==> flow/design.v <==
`timescale 1ns / 1ps
module zynq_interface(
    input  wire clk,
    output wire [31:0] input_flags,
    input  wire [31:0] output_flags,
    output wire [31:0] bram0_addr,
    output wire bram0_clk,
    output reg  [31:0] bram0_din,
    input  wire [31:0] bram0_dout,
    output reg  bram0_en,
    output wire bram0_rst,
    output reg  [3:0] bram0_we,
    output wire [31:0] bram1_addr,
    output wire bram1_clk,
    output reg  [31:0] bram1_din,
    input  wire [31:0] bram1_dout,
    output reg  bram1_en,
    output wire bram1_rst,
    output reg  [3:0] bram1_we,
    output wire [3:0] leds,
    input wire [3:0] switches);
    reg [15:0] address;
    assign bram0_addr = {16'b0, address};
    assign bram1_addr = {16'b0, address};
    assign bram0_clk = clk;
    assign bram1_clk = clk;
    assign bram0_rst = 1'b0;
    assign bram1_rst = 1'b0;
    assign input_flags = {output_flags[31:4], switches};
    assign leds = {output_flags[3:2], switches[1], output_flags[0]};
    always @ (posedge clk) begin
        if (output_flags[0]) begin
            address <= address + 16'h1;
            bram0_en <= 1'b1;
            bram1_en <= 1'b1;
            if (output_flags[1]) begin
                bram0_we <= 4'b1111;
                bram1_we <= 4'b0000;
                bram0_din <= bram1_dout;
                bram1_din <= 16'h0000;
            end else begin
                bram0_we <= 4'b0000;
                bram1_we <= 4'b1111;
                bram0_din <= 16'h0000;
                bram1_din <= bram0_dout;
            end
        end else begin
            bram0_en <= 1'b0;
            bram1_en <= 1'b0;
            bram0_we <= 4'b0000;
            bram1_we <= 4'b0000;
            address <= 16'h0000;
            bram0_din <= 32'h0;
            bram1_din <= 32'h0;
        end
    end
endmodule
**Reports on zynq_interface**

Tool output for the design above, in the order of the flow.
Line numbers count from 1 in the design file above.
Operators: Yosys type, input widths -> output width; for muxes data width and select width s.
Not given: n/a

- Top: zynq_interface
- Clock: clk
- Cell library: sky130hd
- Timing corner: tt_025C_1v80

**After elaboration**

Yosys after proc, flatten, opt, wreduce and memory -nomap, before mapping. Enables and synchronous resets that opt folds into registers are not counted as muxes. Memory bits, and registers merged into a memory's read port (data or address), are not among the register bits. Print and check cells are not counted. Equal cells are merged and count once.

- Bitwise operators: 1
- Reduce/logical cells: 2
- Mux-type cells: 3
- Add/sub/neg operators: 1

Operators with widths:

| cell | count |
|---|---|
| $add 16x1->16 const B | 1 |
| $mux 4 | 2 |
| $reduce_and 2->1 | 1 |
| $reduce_or 2->1 | 1 |
| $not 1->1 | 1 |
| $mux 1 | 1 |

- Input bits: 101
- Bits in registers: 89
- Output and inout port bits: 178

**Longest topological paths**

Depth = most cells in a row (Yosys ltp): at word level without a register or memory, in the mapped netlist without a sequential cell, where the memories' decode and read muxes count.

- Word-level depth: 2
- ABC_AREA: 0
- Mapped depth: 4

**Netlist**

Source: synth_stat.txt of the flow (Yosys; design flattened, memories mapped). It holds for the ABC_AREA given above (unset counts as 0); a run with the other value may have another netlist.

Cell types:

| cell type | count | area in all (um2) |
|---|---|---|
| sky130_fd_sc_hd__dfxtp_1 | 83 | 1.66E+03 |
| sky130_fd_sc_hd__buf_4 | 95 | 713.184 |
| sky130_fd_sc_hd__and2_1 | 34 | 212.704 |
| sky130_fd_sc_hd__and3_1 | 32 | 200.192 |
| sky130_fd_sc_hd__clkbuf_1 | 11 | 41.29 |
| sky130_fd_sc_hd__a21oi_1 | 8 | 40.038 |
| sky130_fd_sc_hd__o31ai_1 | 5 | 37.536 |
| sky130_fd_sc_hd__or4_1 | 5 | 37.536 |
| sky130_fd_sc_hd__mux2i_1 | 3 | 30.029 |
| sky130_fd_sc_hd__nand3_1 | 6 | 30.029 |
| sky130_fd_sc_hd__nand4_1 | 4 | 25.024 |
| sky130_fd_sc_hd__nand2_1 | 6 | 22.522 |
| sky130_fd_sc_hd__nand4_4 | 1 | 21.27 |
| sky130_fd_sc_hd__nand2b_1 | 3 | 18.768 |
| sky130_fd_sc_hd__nor2_1 | 5 | 18.768 |
| sky130_fd_sc_hd__nor4_1 | 3 | 18.768 |
| sky130_fd_sc_hd__xor2_1 | 2 | 17.517 |
| sky130_fd_sc_hd__inv_1 | 4 | 15.014 |

Not listed: further types 6, cells in them 9.

- Flip-flop cells: 83
- Sequential area: 1661.6 um2
- Buffers: 106
- Standard cells after synthesis: 319
- Chip area (Yosys): 3223.1 um2

## Implementation results

Record of 2 stored runs of the RTL-to-layout flow on zynq_interface, platform sky130hd. The runs are unordered. Constraints: input delay and output delay 20% of the set period each, output load 0.01 pF.
Among the settings, n/a means not set for that run.
Results: n/a = not shown.

| item | flow run A | flow run B |
|---|---|---|
| period_ns | 2.38 | 1.53 |
| CORE_UTILIZATION | 30 | 58 |
| PLACE_DENSITY | 0.57 | 0.49 |
| CELL_PAD_IN_SITES_DETAIL_PLACEMENT | 0 | 2 |
| TNS_END_PERCENT | 95 | n/a |
| ABC_AREA | 0 | n/a |
| CAP_MARGIN | 20 | 20 |
| CORE_MARGIN | 2 | 5 |
| SLEW_MARGIN | 20 | 40 |
| CTS_CLUSTER_SIZE | n/a | 63 |
| setup slack of the critical path (ns) | 0.202 | n/a |
| die footprint (um2) | 11588.5 | n/a |
| standard-cell area of the final layout (um2) | 4809.6 | n/a |
| post-synthesis cell area (um2) | 3223.1 | n/a |
| utilization after layout (%) | 46.4 | n/a |

Flow run B: no final report: placement broke off with DPL-0033
