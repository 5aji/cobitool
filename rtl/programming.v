==> flow/design.v <==
`timescale 1ns / 1ns
`default_nettype none
module programming #(
	parameter NUM_CHIPS_PER_CHAIN = 1
) (
	input  wire clk,
	input  wire start,
	output reg  ready = 1,
	output wire [5:0] row_addr,
	output wire [5:0] col_addr,
	output wire [CHIP_ADDR_WIDTH-1:0] chip_in_chain_addr,  
	output wire [NUM_CHIPS_PER_CHAIN-1:0] addr_en  
);
localparam CHIP_ADDR_WIDTH = (($clog2(NUM_CHIPS_PER_CHAIN)) > (1) ? ($clog2(NUM_CHIPS_PER_CHAIN)) : (1));
localparam S_IDLE = 0;
localparam S_POS_ADDR_EN = 1;
localparam S_NEG_ADDR_EN = 2;
localparam S_INC_ADDR = 3;
reg [1:0] state = S_IDLE;
localparam POS_ADDR_EN_EXTRA_CLOCKS = 5;
localparam NEG_ADDR_EN_EXTRA_CLOCKS = 4;
reg [6:0] clk_count;
reg [11+CHIP_ADDR_WIDTH:0] addr = 0;
reg addr_gate = 0;
always @ (posedge clk) begin
	if (start) begin
		ready <= 0;
		addr_gate <= 0;
		addr <= 0;
		clk_count <= 0;
		state <= S_POS_ADDR_EN;
	end else begin
		clk_count <= clk_count + 1;
		case (state)
			S_POS_ADDR_EN : begin
				addr_gate <= 1;
				if (clk_count == POS_ADDR_EN_EXTRA_CLOCKS) begin
					clk_count <= 0;
					state <= S_NEG_ADDR_EN;
				end
			end
			S_NEG_ADDR_EN : begin
				addr_gate <= 0;
				if (clk_count == NEG_ADDR_EN_EXTRA_CLOCKS) begin
					clk_count <= 0;
					state <= S_INC_ADDR;
				end
			end
			S_INC_ADDR : begin
				addr <= addr + 1;
				if (addr[11:0] == 12'hFFF && addr[12+CHIP_ADDR_WIDTH-1:12] == NUM_CHIPS_PER_CHAIN-1) begin
					ready <= 1;
					state <= S_IDLE;
				end else begin
					clk_count <= 0;
					state <= S_POS_ADDR_EN;
				end
			end
		endcase
	end
end
assign col_addr = addr[5:0];
assign row_addr = addr[11:6];
assign chip_in_chain_addr = addr[12+CHIP_ADDR_WIDTH-1:12];
assign addr_en = (addr_gate << chip_in_chain_addr);
endmodule
==> Tool chain data of programming <==
What the tools print for programming, step after step.
Line numbers count from 1 in the design file above.
Operators carry their Yosys type and port widths (W data, S select, Z words).
{ "design": {"top": "programming", "clock": "clk", "lib": "sky130hd", "corner": "tt_025C_1v80"} }

==> Elaborated design <==
Counts by Yosys on the flattened word-level netlist (proc, flatten, opt, wreduce; memories kept). Register bits leave out memories and registers merged into their read ports (data or address). Print and check cells are left out. Cells with the same type and inputs are merged into one.
{ "bits": {"ff_bits": 24, "inputBits": 2} }
{ "op_classes": {"addsub": 2, "equal": 8, "shift": 1, "mux": 9, "n_logic": 1, "reduce_logical": 5} }
{ "ops": {"columns": ["op", "n"], "rows": [
  ["$pmux W7 S3", 1],
  ["$mux W7", 3],
  ["$eq A7 B3 Y1 const B", 2],
  ["$add A13 B1 Y13 const B", 1],
  ["$eq A12 B12 Y1 const B", 1],
  ["$add A7 B1 Y7 const B", 1],
  ["$pmux W2 S3", 1],
  ["$eq A2 B2 Y1 const B", 2],
  ["$ne A2 B2 Y1 const B", 2],
  ["$mux W2", 2],
  ["$reduce_and A3 Y1", 1],
  ["$reduce_bool A3 Y1", 1],
  ["$eq A2 B1 Y1 const B", 1],
  ["$reduce_and A2 Y1", 1],
  ["$reduce_bool A2 Y1", 1],
  ["$pmux W1 S2", 1],
  ["$logic_and A1 B1 Y1", 1],
  ["$shl A1 B1 Y1", 1],
  ["$not A1 Y1", 1],
  ["$mux W1", 1]
]} }

==> Depth <==
Yosys ltp: most cells in a row. Word level: on the elaborated netlist, between registers, memories and ports. Mapped: between sequential cells and ports; inverters and the memories' decode and read muxes count.
{ "logic_depth": {"ltp_word": 4, "ABC_AREA": 0, "mapped_depth": 6} }

==> Synthesis result <==
The flow's flattened synthesis, as Yosys stat reports it; memories are mapped. The netlist is that of the ABC_AREA named above (0 if unset); the other value can give another one.
The area totals of this step are shown rounded.
{ "synth_totals": {"mapped_cells": 129, "mapped_area_um2": 1200, "ffs": 24, "n_buf": 4} }
{ "by_type": {"columns": ["type", "n", "type_area_um2"], "rows": [
  ["sky130_fd_sc_hd__dfxtp_1", 24, 480.461],
  ["sky130_fd_sc_hd__ha_1", 9, 112.608],
  ["sky130_fd_sc_hd__xor2_1", 8, 70.067],
  ["sky130_fd_sc_hd__nor2_1", 16, 60.058],
  ["sky130_fd_sc_hd__xnor2_1", 6, 52.55],
  ["sky130_fd_sc_hd__nor3_1", 9, 45.043],
  ["sky130_fd_sc_hd__nand4_1", 6, 37.536],
  ["sky130_fd_sc_hd__a21oi_1", 6, 30.029],
  ["sky130_fd_sc_hd__nand2_1", 8, 30.029],
  ["sky130_fd_sc_hd__inv_1", 7, 26.275],
  ["sky130_fd_sc_hd__nand3_1", 4, 20.019],
  ["sky130_fd_sc_hd__o21ai_0", 4, 20.019],
  ["sky130_fd_sc_hd__or3_1", 3, 18.768],
  ["sky130_fd_sc_hd__a41oi_2", 1, 16.266],
  ["sky130_fd_sc_hd__nor3b_1", 2, 15.014],
  ["sky130_fd_sc_hd__a211oi_2", 1, 12.512],
  ["sky130_fd_sc_hd__and3_1", 2, 12.512],
  ["sky130_fd_sc_hd__nor3b_2", 1, 12.512]
]} }
Not listed: further types 10, cells in them 12.

==> Path before layout <==
OpenSTA on the mapped netlist: ideal clock, no wires. The path of least setup slack (recovery checks aside). Input and output delay are each 20% of the period. Register names are those of the netlist, which keeps one name where synthesis merged equal registers.
{ "synth_timing": {"path_type": "register to register", "startpoint": "register state[0]", "endpoint": "register clk_count[2]", "clock_period_ns": 1.77, "t_arrival_ns": 1.468, "setup_slack_ns": 0.169, "path_delay_ns": 1.602, "stages": 7, "n_path_buf": 1, "period_less_setup_slack_ns": 1.601} }
"path_delay_ns" = arrival - input delay + setup time.
"stages" counts driving pins, that of a launching flip-flop among them; a cell with two outputs on the path counts twice.
"period_less_setup_slack_ns" = period - worst setup slack (recovery checks aside). The figure is calculated, with input and output delays left at 20% of the set period.
The rows between start and end are the longest chain of elaborated cells between them; the timing report does not say that the signal goes this way. Where chains are equally long, one stands for them.
A line is the first line of the expression or statement that the cell stems from. Yosys adds cells for indexed reads and writes and turns some case tables into memories.
At most two assigning lines are given for a register; there are more.
{ "synth_via": {"cell_sequence": "sky130_fd_sc_hd__dfxtp_1 -> sky130_fd_sc_hd__ha_1 -> sky130_fd_sc_hd__buf_2 -> sky130_fd_sc_hd__and4_4 -> sky130_fd_sc_hd__and3_1 -> sky130_fd_sc_hd__a211oi_2 -> sky130_fd_sc_hd__nor3_1", "elab_chain_len": 2} }
{ "synth_lines": {"columns": ["element", "line_no", "rtl"], "rows": [
  ["from (decl)", 19, "reg [1:0] state = S_IDLE;"],
  ["from (assign)", 31, "state <= S_POS_ADDR_EN;"],
  ["from (assign)", 39, "state <= S_NEG_ADDR_EN;"],
  ["$eq A2 B2 Y1", 34, "case (state)"],
  ["$pmux W7 S3", 34, null],
  ["to (assign)", 30, "clk_count <= 0;"],
  ["to (assign)", 33, "clk_count <= clk_count + 1;"],
  ["to (decl)", 22, "reg [6:0] clk_count;"]
]} }

==> Timing after layout <==
Path of least setup slack in the final report of job 1 (OpenROAD, finished layout, wires in). Where an end is a register, its clock arrival counts in the times.
{ "layout_timing": {"path_type": "register to output", "startpoint": "register addr[6]", "endpoint": "output row_addr[0]", "clock_period_ns": 2.37, "out_delay_ns": 0.47, "t_arrival_ns": 1.36, "setup_slack_ns": 0.53, "stages": 2, "n_path_buf": 1} }
{ "layout_via": {"cell_sequence": "sky130_fd_sc_hd__dfxtp_1 -> sky130_fd_sc_hd__clkdlybuf4s50_1", "elab_chain_len": 0} }
{ "layout_lines": {"columns": ["element", "line_no", "rtl"], "rows": [
  ["from (decl)", 23, "reg [11+CHIP_ADDR_WIDTH:0] addr = 0;"],
  ["from (assign)", 29, "addr <= 0;"],
  ["from (assign)", 50, "addr <= addr + 1;"],
  ["to (decl)", 9, "output wire [5:0] row_addr,"]
]} }

## Implementation results

2 stored runs of programming in the flow (synthesis by Yosys, layout by OpenROAD, sky130hd cells), in arbitrary order. Constraints: input delay and output delay 20% of the set period each, output load 0.01 pF.
"period_less_ws_ns" is the run's clock period less its worst setup slack. It is reckoned from that one timing run; input and output delays stay at 20% of the period that was set.
"worst_path_allowed_less_slack_ns" means the part of the period allowed to the worst setup path (the constraints hold back 20% at inputs and 20% at outputs) less its slack; where the path has registers, the arrival times of their clocks count too.
By "power_total_uw" is meant OpenSTA's value without simulated activity: inputs other than the clock are taken to toggle once in ten clock periods, and the tool carries that through the logic.
Measured values are rounded.
[
  {
    "run": "job 1",
    "settings": { "period_ns": 2.37, "CAP_MARGIN": 20, "CORE_MARGIN": 2, "CORE_UTILIZATION": 40, "SLEW_MARGIN": 20 },
    "results": { "period_less_ws_ns": 1.836, "power_total_uw": 960, "worst_path_allowed_less_slack_ns": 1.36, "worst_setup_path_type": "register to output", "yosys.chip_area_um2": 1200, "die_area_um2": 3300, "layout_stdcell_area_um2": 1400, "layout_utilization_pct": 50, "setup_worst_slack_ns": 0.53, "tns_setup_ns": 0.000, "timing.hold.ws_ns": 0.46 }
  },
  {
    "run": "job 2",
    "settings": { "period_ns": 2.34, "CORE_UTILIZATION": 26, "SETUP_SLACK_MARGIN": -0.19, "PLACE_DENSITY_LB_ADDON": 0.2, "CORE_MARGIN": 2, "CELL_PAD_IN_SITES_GLOBAL_PLACEMENT": 1, "TNS_END_PERCENT": 80, "GPL_ROUTABILITY_DRIVEN": 0, "CTS_CLUSTER_DIAMETER": 92, "MAX_ROUTING_LAYER": "met5", "CAP_MARGIN": 20, "SLEW_MARGIN": 20 },
    "results": { "setup_worst_slack_ns": 0.55, "period_less_ws_ns": 1.787, "die_area_um2": 5000, "yosys.chip_area_um2": 1200, "power_total_uw": 1100, "layout_utilization_pct": 33, "worst_path_allowed_less_slack_ns": 1.32, "worst_setup_path_type": "register to output", "tns_setup_ns": 0.000, "layout_stdcell_area_um2": 1400, "timing.hold.ws_ns": 0.45 }
  }
]
