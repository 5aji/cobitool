==> flow/design.v <==
`timescale 1ns / 1ns
`default_nettype none
module scan_chain #(
	parameter SCAN_CHAIN_DEPTH = 504
) (
	input  wire clk,
	input  wire start,
	output reg  ready = 1,
	output reg  scanout_clk = 0,
	output reg  sample_clk = 0,
	output reg  scan_chain_out_valid  = 0,
	output reg  [SCAN_CHAIN_DEPTH_BITS-1:0] bit_addr = 0
);
localparam SCAN_CHAIN_DEPTH_BITS = $clog2(SCAN_CHAIN_DEPTH);
localparam S_IDLE = 0;
localparam S_POS_SAMPLE = 1;
localparam S_NEG_SAMPLE = 2;
localparam S_POS_CLOCK = 3;
localparam S_READ_BIT = 4;
localparam S_NEG_CLOCK = 5;
reg [6:0] state = S_IDLE;
localparam POS_SAMPLE_EXTRA_CLOCKS = 10;
localparam NEG_SAMPLE_EXTRA_CLOCKS = 10;
localparam POS_CLOCK_EXTRA_CLOCKS = 3;
localparam NEG_CLOCK_EXTRA_CLOCKS = 5;
reg [20:0] clk_count = 0;
always @ (posedge clk) begin
	if (start) begin
		ready <= 0;
		scanout_clk <= 0;
		sample_clk <= 0;
		bit_addr <= {SCAN_CHAIN_DEPTH_BITS{1'b1}};
		clk_count <= 0;
		state <= S_POS_SAMPLE;
	end else begin
		clk_count <= clk_count + 1;
		case (state)
			S_POS_SAMPLE : begin
				sample_clk <= 1;
				if (clk_count == POS_SAMPLE_EXTRA_CLOCKS) begin
					clk_count <= 0;
					state <= S_NEG_SAMPLE;
				end
			end
			S_NEG_SAMPLE : begin
				sample_clk <= 0;
				if (clk_count == NEG_SAMPLE_EXTRA_CLOCKS) begin
					clk_count <= 0;
					state <= S_READ_BIT;  
				end
			end
			S_POS_CLOCK : begin
				scanout_clk <= 1;
				if (clk_count == POS_CLOCK_EXTRA_CLOCKS) begin
					clk_count <= 0;
					state <= S_READ_BIT;
				end
			end
			S_READ_BIT : begin
				scan_chain_out_valid <= 1;
				bit_addr <= bit_addr + 1;
				state <= S_NEG_CLOCK;
			end
			S_NEG_CLOCK : begin
				scan_chain_out_valid <= 0;
				scanout_clk <= 0;
				if (bit_addr == SCAN_CHAIN_DEPTH - 1) begin
					ready <= 1;
					state <= S_IDLE;
				end else if (clk_count == NEG_CLOCK_EXTRA_CLOCKS) begin
					clk_count <= 0;
					state <= S_POS_CLOCK;
				end
			end
		endcase
	end
end
endmodule
* Tool chain data of scan_chain
What the tools print for scan_chain, step after step. Line numbers count from 1 in the design file above. Operators carry their Yosys type and port widths (W data, S select, Z words). The mark -- stands for no value.
Inputs: design top scan_chain, clock clk, standard-cell library sky130hd, library corner tt_025C_1v80

* Word-level counts
Counts by Yosys on the flattened word-level netlist (proc, flatten, opt, wreduce; memories kept). Register bits leave out memories and registers merged into their read ports (data or address). Print and check cells are left out.
Operators by class: add/subtract/negate cells 2, multiply operators 0, div/mod/pow operators 0, order comparisons 0, equality and inequality tests 13, shift operators 0, muxes and demuxes 14, bitwise operators 1, reductions and logical operators 8
Operator list (count):
- $mux W21 | 4
- $pmux W21 S3 | 1
- $pmux W7 S5 | 1
- $mux W7 | 5
- $add A21 B1 Y21 const B | 1
- $eq A21 B2 Y1 const B | 1
- $eq A21 B3 Y1 const B | 1
- $eq A21 B4 Y1 const B | 1
- $eq A7 B2 Y1 const B | 2
- $eq A7 B3 Y1 const B | 2
- $add A9 B1 Y9 const B | 1
- $eq A9 B9 Y1 const B | 1
- $eq A7 B1 Y1 const B | 1
- $ne A2 B2 Y1 const B | 3
- $reduce_bool A2 Y1 | 3
- $pmux W1 S2 | 3
- $reduce_and A5 Y1 | 1
- $reduce_bool A5 Y1 | 1
- $reduce_and A2 Y1 | 2
- $ne A3 B3 Y1 const B | 1
- $reduce_or A2 Y1 | 1
- $not A1 Y1 | 1
Word-level totals: register bits 41, bits in latches 0, bits in writable memories 0, memory bits (read-only) 0, word width x clocked read ports 0, memories 0, input port bits 2, output and inout port bits 13, elaborated cells 45

* Longest topological paths
Longest topological path by Yosys (ltp), each cell counted once; first at word level (registers and memories cut), then after technology mapping (sequential cells cut; the memories' decode and read muxes count).
Depth: depth in word-level cells 4, ABC_AREA 0, gate-level depth with buffers 7, gate-level depth less buffers 7

* Netlist
The flow's flattened synthesis, as Yosys stat reports it; memories are mapped. The netlist is that of the ABC_AREA named above (0 if unset); the other value can give another one. Totals and module areas in this step are rounded.
Cells by type:
- sky130_fd_sc_hd__dfxtp_1 | count 36, area in all 720.691 um2
- sky130_fd_sc_hd__xnor2_1 | count 10, area in all 87.584 um2
- sky130_fd_sc_hd__xor2_1 | count 10, area in all 87.584 um2
- sky130_fd_sc_hd__nor2_1 | count 23, area in all 86.333 um2
- sky130_fd_sc_hd__a21oi_1 | count 11, area in all 55.053 um2
- sky130_fd_sc_hd__and3_1 | count 8, area in all 50.048 um2
- sky130_fd_sc_hd__ha_1 | count 4, area in all 50.048 um2
- sky130_fd_sc_hd__nand2b_1 | count 8, area in all 50.048 um2
- sky130_fd_sc_hd__o21ai_0 | count 9, area in all 45.043 um2
- sky130_fd_sc_hd__nand4_1 | count 7, area in all 43.792 um2
- sky130_fd_sc_hd__nor4_4 | count 2, area in all 42.541 um2
- sky130_fd_sc_hd__nand2_1 | count 10, area in all 37.536 um2
- sky130_fd_sc_hd__edfxtp_1 | count 1, area in all 30.029 um2
- sky130_fd_sc_hd__nand3_1 | count 6, area in all 30.029 um2
- sky130_fd_sc_hd__inv_1 | count 7, area in all 26.275 um2
- sky130_fd_sc_hd__nor3b_2 | count 2, area in all 25.024 um2
- sky130_fd_sc_hd__nor4_1 | count 4, area in all 25.024 um2
- sky130_fd_sc_hd__or3_1 | count 4, area in all 25.024 um2
Not listed: further types 26, cells in them 43.
Synthesis totals: standard cells after synthesis 205, synthesis area 1840 um2, sequential area 751 um2, flip-flops 37, buffers 10

* Timing after synthesis
Path of least setup slack by OpenSTA after synthesis, without wires, with an ideal clock, recovery checks aside; 20% of the period is set as input and as output delay. Where synthesis merged equal registers, the netlist keeps one of their names.
Path post-synthesis: kind register to register, start point reg clk_count[0], end point reg state[1], period 2200 ps, setup time 86 ps, time at the first pin 0 ps, arrival time 1406 ps, data required time 2114 ps, setup slack 708 ps, path delay 1492 ps, stages on the path 7, buffers on the path 0, synthesis period reached 1492 ps
"path delay" is the arrival time less input delay plus setup time. "stages on the path": output pins that drive a net of the path, with the launching flip-flop's if there is one; two outputs of one cell count as two. "synthesis period reached" is the clock period less the worst setup slack; recovery checks do not enter. This is arithmetic on one report: input and output delays are still those of the set period (20% each). The rows between start and end are the longest chain of elaborated cells between them; the timing report does not say that the signal goes this way. Where chains are equally long, one stands for them. Each line given opens the expression or statement behind the cell; cells for indexed reads and writes are added by Yosys, which also makes memories of some case tables. A register here has more assigning lines than the two given.
On the way, post-synthesis: cells stage by stage sky130_fd_sc_hd__dfxtp_1 > sky130_fd_sc_hd__ha_1 > sky130_fd_sc_hd__and4b_1 > sky130_fd_sc_hd__a31oi_2 > sky130_fd_sc_hd__nor4_4 > sky130_fd_sc_hd__o211ai_1 > sky130_fd_sc_hd__a211oi_1, length of the longest elaborated chain 4, elaborated cells between the ends (all ways) 14, those cells by class 7 x eq/ne; 6 x mux; 1 x reduce/logical
Ends and longest elaborated chain, post-synthesis:
- from (decl) | line 26 | reg [20:0] clk_count = 0;
- from (assign) | line 33 | clk_count <= 0;
- from (assign) | line 36 | clk_count <= clk_count + 1;
- $eq A21 B3 Y1 | line 70 | end else if (clk_count == NEG_CLOCK_EXTRA_CLOCKS) begin
- $mux W7 | line 70
- $mux W7 | line 67 | if (bit_addr == SCAN_CHAIN_DEPTH - 1) begin
- $pmux W7 S5 | line 37 | case (state)
- to (assign) | line 34 | state <= S_POS_SAMPLE;
- to (assign) | line 42 | state <= S_NEG_SAMPLE;
- to (decl) | line 21 | reg [6:0] state = S_IDLE;

* Worst path after layout
Path of least setup slack in the final report of run A (OpenROAD, finished layout, wires in). Where an end is a register, its clock arrival counts in the times. The path's times are printed in steps of 10 ps; the period is the one set.
Path after layout: kind register to register, start point reg clk_count[0], end point reg clk_count[3], period 2010 ps, setup time 70 ps, time at the first pin 290 ps, arrival time 2040 ps, data required time 2240 ps, setup slack 200 ps, stages on the path 7, buffers on the path 0
The rows between start and end are the longest chain of elaborated cells between them; the timing report does not say that the signal goes this way. Where chains are equally long, one stands for them. A register here has more assigning lines than the two given.
On the way, after layout: cells stage by stage sky130_fd_sc_hd__dfxtp_1 > sky130_fd_sc_hd__ha_1 > sky130_fd_sc_hd__and4b_1 > sky130_fd_sc_hd__a31oi_2 > sky130_fd_sc_hd__o21bai_1 > sky130_fd_sc_hd__a31oi_1 > sky130_fd_sc_hd__nor3b_2, length of the longest elaborated chain 4, elaborated cells between the ends (all ways) 9, those cells by class 1 x add/sub; 3 x eq/ne; 5 x mux
Ends and longest elaborated chain, after layout:
- from (decl) | line 26 | reg [20:0] clk_count = 0;
- from (assign) | line 33 | clk_count <= 0;
- from (assign) | line 36 | clk_count <= clk_count + 1;
- $add A21 B1 Y21 | line 36
- $mux W21 | line 70 | end else if (clk_count == NEG_CLOCK_EXTRA_CLOCKS) begin
- $mux W21 | line 67 | if (bit_addr == SCAN_CHAIN_DEPTH - 1) begin
- $pmux W21 S3 | line 37 | case (state)
- to (assign) | line 33
- to (assign) | line 36
- to (decl) | line 26

Add stored flow runs of scan_chain

Top module scan_chain; platform sky130hd; tools Yosys and OpenROAD; 2 stored runs in no particular order. Input and output delays are each 20% of the period that was set; the output load is 0.01 pF.
"time used up by the worst setup path" means the part of the period allowed to the worst setup path (the constraints hold back 20% at inputs and 20% at outputs) less its slack; where the path has registers, the arrival times of their clocks count too.
By "total design power" is meant OpenSTA's value without simulated activity: inputs other than the clock are taken to toggle once in ten clock periods, and the tool carries that through the logic.
"time used up by the worst setup path" is known to 10 ps.
The measured numbers are rounded.

[run A] flow files
==> flow/run.sh <==
#!/bin/bash
# the make line also repeats the synthesis and layout settings of config.mk as NAME=value (left out here)
make -C /OpenROAD-flow-scripts/flow DESIGN_CONFIG=/design/flow/config.mk WORK_HOME=/design/flow/orfs CLKGATE_MAP_FILE= finish
==> flow/config.mk <==
export PLATFORM = sky130hd
export DESIGN_NAME = scan_chain
export DESIGN_NICKNAME = scan_chain
export VERILOG_FILES = /design/flow/design.v
export SDC_FILE = /design/flow/constraint.sdc
export NUM_CORES = 4
export LEC_CHECK = 0
export ABC_AREA = 0
export CAP_MARGIN = 20
export CELL_PAD_IN_SITES_DETAIL_PLACEMENT = 1
export CORE_ASPECT_RATIO = 0.54
export CORE_MARGIN = 4
export CORE_UTILIZATION = 35
export GPL_ROUTABILITY_DRIVEN = 0
export GPL_TIMING_DRIVEN = 0
export MAX_ROUTING_LAYER = met4
export SETUP_SLACK_MARGIN = -0.03
export SLEW_MARGIN = 20
==> flow/constraint.sdc <==
create_clock -name core_clock -period 2.01 [get_ports {clk}]
set_input_delay 0.4020 -clock core_clock [delete_from_list [all_inputs] [get_ports {clk}]]
set_output_delay 0.4020 -clock core_clock [all_outputs]
set_load 0.01 [all_outputs]

[run A] result: synthesized cell area 1840 um2; utilization 0.429; time used up by the worst setup path 1810 ps; worst path kind register to register; standard-cell area after routing 2170 um2; die area 6520 um2; setup slack of the critical path 200 ps; smallest hold slack 496 ps; total design power 0.00147 W; final setup TNS 0 ps

[run B] flow files
==> flow/run.sh <==
#!/bin/bash
# the make line also repeats the synthesis and layout settings of config.mk as NAME=value (left out here)
make -C /OpenROAD-flow-scripts/flow DESIGN_CONFIG=/design/flow/config.mk WORK_HOME=/design/flow/orfs CLKGATE_MAP_FILE= finish
==> flow/config.mk <==
export PLATFORM = sky130hd
export DESIGN_NAME = scan_chain
export DESIGN_NICKNAME = scan_chain
export VERILOG_FILES = /design/flow/design.v
export SDC_FILE = /design/flow/constraint.sdc
export NUM_CORES = 4
export LEC_CHECK = 0
export CAP_MARGIN = 20
export CORE_MARGIN = 4
export CORE_UTILIZATION = 58
export CTS_CLUSTER_DIAMETER = 157
export CTS_CLUSTER_SIZE = 68
export PLACE_DENSITY_LB_ADDON = 0.01
export SLEW_MARGIN = 25
==> flow/constraint.sdc <==
create_clock -name core_clock -period 2.82 [get_ports {clk}]
set_input_delay 0.5640 -clock core_clock [delete_from_list [all_inputs] [get_ports {clk}]]
set_output_delay 0.5640 -clock core_clock [all_outputs]
set_load 0.01 [all_outputs]

[run B] result: synthesized cell area 1840 um2; utilization 0.681; time used up by the worst setup path 1390 ps; worst path kind register to output; standard-cell area after routing 2060 um2; die area 4130 um2; setup slack of the critical path 869 ps; smallest hold slack 502 ps; total design power 0.000879 W; final setup TNS 0 ps
